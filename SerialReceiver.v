==> flow/design.v <==
`timescale 1ns / 1ps
module SerialReceiver(
    output [7:0] DataOutput,
    output NoData,
    input Read,
    input SerialLine,
    input clk
);
    wire data_fetched_by_controller;
    wire data_available;
    wire [8:0] data_receive_control;
    wire [7:0] data_controller_fifo;
    wire write_to_fifo;
    Receiver SR
    (
        SerialLine,
        data_fetched_by_controller,
        data_available,
        data_receive_control,
        clk
    );
    ReceiveController RC
    (
        data_available,
        data_controller_fifo,
        write_to_fifo,
        data_fetched_by_controller,
        data_receive_control,
        clk
    );
    FIFO RF
    (
        .DataI(data_controller_fifo),
        .DataO(DataOutput),
        .EF(NoData),
        .R(Read),
        .W(write_to_fifo),
        .clk(clk)
    );
endmodule
module ReceiverFIFO
#(
    parameter Depth = 9,
    parameter Width = 8
)
(
    input [Width-1 : 0] DataI,
    output reg [Width-1 : 0] DataO,
    output reg FF,   
    output reg EF,   
    input R,     
    input W,     
    input clk
);
    reg [$clog2(Depth)-1 : 0] _write_pointer = 0;
    reg [$clog2(Depth)-1 : 0] _read_pointer = 0;
    reg [Width-1 : 0] _memory[Depth-1: 0];
    always @(posedge clk)
    begin
        EF = 0;
        FF = 0;
        if (R)
        begin
            if(_read_pointer != _write_pointer)
            begin
                DataO <= _memory[_read_pointer];
                _read_pointer <= _read_pointer + 1;
                if (_read_pointer == Depth)
                    _read_pointer <= 0;
            end
            else
            begin
                EF = 1;    
            end
        end
        if (W) 
        begin
            if(_write_pointer != Depth-1)
            begin
                if(_write_pointer+1 == _read_pointer)
                    FF = 1;
            end
            else if (_read_pointer == 0)
            begin
                FF = 1;
            end
            if (!FF)
            begin
                _memory[_write_pointer] <= DataI;
                _write_pointer <= _write_pointer + 1;
                if (_write_pointer == Depth)
                begin
                    _write_pointer <= 0;
                end
            end
        end
    end
endmodule
module ReceiveController
#(
    parameter Parity = 1,            
    parameter ParityEven = 1,        
    parameter DataLen = 8
)
(
    input  DataAvilable,
    output reg [DataLen - 1 : 0] DataOutput,
    output reg WriteData = 0,
    output reg  DataFetched = 0,
    input [DataLen + Parity -1:0] DataInput,
    input clk
);
    parameter pre_fetch_data = 0;
    parameter fetch_data = 1;
    parameter save_data = 2;
    parameter cancel_data = 3;
    reg [1:0] mode = pre_fetch_data;
    always @(posedge clk)
    begin
        if(mode == pre_fetch_data)
        begin
            if(DataAvilable)
            begin
                mode <= fetch_data;
                DataFetched <= 1;
            end
        end
        else if(mode == fetch_data)
        begin
            if(!Parity)
            begin
                DataOutput <= DataInput;
                WriteData <= 1;
                mode <= save_data;
            end
            else if(ParityEven)
            begin
                if(^DataInput == 0)
                begin
                    DataOutput <= DataInput[DataLen-2:0];
                    WriteData <= 1;
                end
                mode <= save_data;
            end
            else
            begin
                if(^DataInput == 1)
                begin
                    DataOutput <= DataInput[DataLen-2:0];
                    WriteData <= 1;
                end
                mode <= save_data;
            end
        end
        else if(mode == save_data)
        begin
            WriteData <= 0;
            DataFetched <= 0;
            mode <= pre_fetch_data;
        end
    end
endmodule
module Receiver
#(
    parameter ClkDivider = 5,
    parameter DataLen = 9,
    parameter StartBit = 1,
    parameter StopBit = 1
)
(
    input SerialLine,
    input DataFetched,
    output reg DataAvilable = 0,
    output reg [DataLen-1:0] Data = {0},
    input clk
);
    reg [DataLen-1:0] _data_temp = {0};
    reg [$clog2(DataLen)-1:0] _save_pointer = 0;
    reg [$clog2(StartBit + DataLen + StopBit) - 1:0] _receive_pointer = 0;
    parameter receive_edge = 0;
    parameter receive_value = 1;
    parameter save = 2;
    parameter delay = 3;
    parameter save_wait = 4;
    reg [2:0] mode = receive_edge;
    reg [$clog2(ClkDivider)-1:0] clk_divider = ClkDivider - 1;
    always @(posedge clk)
    begin
        if(mode == receive_edge)
        begin
            clk_divider = clk_divider + 1;
            if(clk_divider == ClkDivider)
            begin
                clk_divider = 0;
                _receive_pointer <= _receive_pointer + 1;
                if(_receive_pointer < StartBit)
                begin
                    if(SerialLine != 0)
                    begin
                        _receive_pointer <= 0;
                        clk_divider = ClkDivider - 1;
                    end
                end
                else if(_receive_pointer < StartBit + DataLen)
                begin
                    _data_temp[_save_pointer] <= SerialLine;
                    _save_pointer <= _save_pointer + 1;
                end
                else if(_receive_pointer < StartBit + DataLen + StopBit)
                begin
                    clk_divider = ClkDivider - 1;
                end
                else
                begin
                    _receive_pointer <= 0;
                    DataAvilable <= 1;
                    mode <= save;
                end
            end
        end
        else if(mode == save)
        begin
            Data <= _data_temp;
            mode <= save_wait;
        end
        else if(mode == save_wait)
        begin
            if(DataFetched)
            begin
                DataAvilable <= 0;
                _save_pointer <= 0;
                mode <= receive_edge;
            end
        end
    end
endmodule
* Step by step through the tools: ReceiverFIFO
Tool output for the design above, in the order of the flow.
Lines are those of the file above, counted from 1.
Operators: Yosys type, input widths -> output width; for muxes data width and select width s.
Cell names lack the library's common part.
The mark n/a stands for no value.
- Top :: ReceiverFIFO
- Clock input :: clk
- Standard-cell library :: sky130hd
- Corner :: tt_025C_1v80

* After elaboration
Yosys after proc, flatten, opt, wreduce and memory -nomap, before mapping. Enables and synchronous resets that opt folds into registers are not counted as muxes. Memory bits, and registers merged into a memory's read port (data or address), are not among the register bits. Print and check cells are not counted. Equal cells are merged and count once.
Memory sizes are those after Yosys's memory passes, which may raise the word count (mostly to a power of two), join words into wider ones and drop unused or constant bits.
- Bitwise operators :: 1
- Reduce/logical cells :: 3
- Equality and inequality tests :: 5
- Muxes and demuxes :: 11
- Add/subtract/negate cells :: 2
** Operator list (number)
- $eq 32x4->1 :: 1
- $mux 8 :: 2
- $eq 4x4->1 const B :: 2
- $mux 4 :: 2
- $mux 1 :: 7
- $add 4x1->5 const B :: 1
- $reduce_and 2->1 :: 2
- $add 4x1->4 const B :: 1
- $ne 4x4->1 :: 1
- $ne 4x4->1 const B :: 1
- $logic_not 4->1 :: 1
- $not 1->1 :: 1
- Input port bits :: 11
- Word width x clocked read ports :: 8
- Output and inout port bits :: 10
- Register bits after elaboration :: 10
- Memory cells :: 1
- Bits in writable memories :: 72
- Elaborated cells :: 27
** Memory list
- _memory :: words 9, bits a word 8, read ports 1, write ports 1, line 57 : reg [Width-1 : 0] _memory[Depth-1: 0];

* Depth
Longest topological path by Yosys (ltp), each cell counted once; first at word level (registers and memories cut), then after technology mapping (sequential cells cut; the memories' decode and read muxes count).
- Depth after elaboration :: 7
- ABC_AREA :: 0
- Depth in mapped cells :: 7
- Mapped depth without buffers :: 5

* Netlist
The flow's flattened synthesis, as Yosys stat reports it; memories are mapped. The netlist is that of the ABC_AREA named above (0 if unset); the other value can give another one.
** Cell types
- edfxtp_1 :: number 88, total area 2.64E+03 um^2
- mux2_2 :: number 15, total area 168.912 um^2
- mux2i_1 :: number 15, total area 150.144 um^2
- ha_1 :: number 7, total area 87.584 um^2
- nor2b_1 :: number 9, total area 56.304 um^2
- nand3_1 :: number 11, total area 55.053 um^2
- a22o_1 :: number 6, total area 52.55 um^2
- a21oi_1 :: number 9, total area 45.043 um^2
- nand2_1 :: number 12, total area 45.043 um^2
- o31ai_1 :: number 6, total area 45.043 um^2
- dfxtp_1 :: number 2, total area 40.038 um^2
- o22ai_1 :: number 6, total area 37.536 um^2
- buf_6 :: number 3, total area 33.782 um^2
- xor2_2 :: number 2, total area 32.531 um^2
- a211oi_1 :: number 4, total area 30.029 um^2
- xnor2_4 :: number 1, total area 27.526 um^2
- xor2_1 :: number 3, total area 26.275 um^2
- xor3_1 :: number 1, total area 23.773 um^2
Not listed: further types 23, cells in them 46.
- Cells in the netlist :: 246
- Sequential part of the area :: 2682.6 um^2
- Buffer cells :: 14
- Mapped area :: 3912.5 um^2
- Flip-flop cells :: 90

* Worst setup path after synthesis
OpenSTA on the mapped netlist: ideal clock, no wires. The path of least setup slack (recovery checks aside). Input and output delay are each 20% of the period. Register names are those of the netlist, which keeps one name where synthesis merged equal registers.
- Path type :: reg2reg
- From :: register _write_pointer[0]
- To :: memory _memory[0][0]
- Setup time :: 375 ps
- Data required time :: 2265 ps
- Path delay :: 2097 ps
- Driving pins on the path :: 6
- Data arrival time :: 1722 ps
- Time at the first pin :: 0 ps
- Clock period :: 2640 ps
- Slack :: 542 ps
- Synthesis period reached :: 2098 ps
"path delay" = arrival - input delay + setup time.
"driving pins on the path" counts driving pins, that of a launching flip-flop among them; a cell with two outputs on the path counts twice.
"synthesis period reached" = period - worst setup slack (recovery checks aside). The figure is calculated, with input and output delays left at 20% of the set period.
The rows between start and end are the longest chain of elaborated cells between them; the timing report does not say that the signal goes this way. Where chains are equally long, one stands for them.
Each line given opens the expression or statement behind the cell; cells for indexed reads and writes are added by Yosys, which also makes memories of some case tables.
The path ends at the enable pin of a flip-flop; only ways to that pin are counted.
- Cell sequence :: edfxtp_1 -> inv_1 -> ha_1 -> xor2_1 -> nor3_4 -> a21oi_1
- Length of the longest elaborated chain :: 7
- Elaborated cells between the ends (all ways) :: 10
- Those cells by class :: add/sub (1); eq/ne (2); mux (7)
** Ends and longest elaborated chain, after synthesis
- from (decl) :: line 55 : reg [$clog2(Depth)-1 : 0] _write_pointer = 0;
- from (assign) :: line 90 : _write_pointer <= _write_pointer + 1;
- from (assign) :: line 93 : _write_pointer <= 0;
- $add 4x1->5 :: line 80 : if(_write_pointer+1 == _read_pointer)
- $eq 32x4->1 :: line 80
- $mux 1 :: line 80
- $mux 1 :: line 78 : if(_write_pointer != Depth-1)
- $mux 1 :: line 76 : if (W)
- $mux 4 :: line 87 : if (!FF)
- $mux 4 :: line 76
- to (decl) :: line 57 : reg [Width-1 : 0] _memory[Depth-1: 0];

* Worst path after layout
Path of least setup slack in the final report of run A (OpenROAD, finished layout, wires in). Where an end is a register, its clock arrival counts in the times.
The report prints the path's times to 10 ps; the period is as set.
- Path type :: in2reg
- From :: input W
- To :: memory _memory[7][3]
- Data required time :: 4600 ps
- Driving pins on the path :: 3
- Clock period :: 4630 ps
- Input delay :: 930 ps
- Time at the first pin :: 930 ps
- Setup time :: 370 ps
- Data arrival time :: 2540 ps
- Slack :: 2060 ps
The rows between start and end are the longest chain of elaborated cells between them; the timing report does not say that the signal goes this way. Where chains are equally long, one stands for them.
The path ends at the enable pin of a flip-flop; only ways to that pin are counted.
- Cell sequence :: clkdlybuf4s50_1 -> nand3_1 -> a21oi_1
- Length of the longest elaborated chain :: 3
- Elaborated cells between the ends (all ways) :: 5
- Source lines of those cells :: 2
- Those cells by class :: mux (5)
** Ends and longest elaborated chain, after layout
- from (decl) :: line 52 : input W,
- $mux 1 :: line 76 : if (W)
- $mux 4 :: line 87 : if (!FF)
- $mux 4 :: line 76
- to (decl) :: line 57 : reg [Width-1 : 0] _memory[Depth-1: 0];

Subject: ReceiverFIFO on sky130hd, stored results

Hello all,

Design ReceiverFIFO on sky130hd. What follows are 2 stored runs of the flow, each under its own settings; their order means nothing. The constraints put input and output delay at 20% of the set period each and load the outputs with 0.01 pF.
"period achieved": clock period set for the run, less the worst setup slack. It is reckoned from that one timing run; input and output delays stay at 20% of the period that was set.
"worst path time" = time allowed to the worst setup path (clock period - input delay - output delay, where it has them) - its slack; a late launch clock adds to it, a late capture clock takes from it.
"total power of the final layout" rests on the timing tool's default activity at the inputs, not on a simulated workload.
"worst path time" is given in steps of 10 ps.

** Run A
- Settings :: period_ns=4.63; CORE_UTILIZATION=31; PLACE_DENSITY_LB_ADDON=0.02; CELL_PAD_IN_SITES_GLOBAL_PLACEMENT=0; GPL_ROUTABILITY_DRIVEN=0; CTS_CLUSTER_SIZE=21; CAP_MARGIN=15; MAX_ROUTING_LAYER=met5; CORE_MARGIN=2; SLEW_MARGIN=20
- Chip area after synthesis (Yosys) :: 3,912.5 um^2
- Die size :: 13,536.2 um^2
- Standard-cell area after layout :: 4,500.6 um^2
- Final utilization :: 0.361
- Smallest setup slack :: 2,061 ps
- Summed negative setup slack :: 0 ps
- Worst hold slack after layout :: 530 ps
- Total power of the final layout :: 2,852 µW
- Period achieved :: 2,569 ps
- Worst path time :: 1,640 ps
- Worst path kind :: in2reg

** Run B
- Settings :: period_ns=4.39; CAP_MARGIN=20; CORE_MARGIN=2; CORE_UTILIZATION=40; SLEW_MARGIN=20
- Chip area after synthesis (Yosys) :: 3,912.5 um^2
- Die size :: 10,588.4 um^2
- Standard-cell area after layout :: 4,332.9 um^2
- Final utilization :: 0.45
- Smallest setup slack :: 1,909 ps
- Summed negative setup slack :: 0 ps
- Worst hold slack after layout :: 528 ps
- Total power of the final layout :: 2,728 µW
- Period achieved :: 2,481 ps
- Worst path time :: 2,480 ps
- Worst path kind :: reg2reg

Thanks
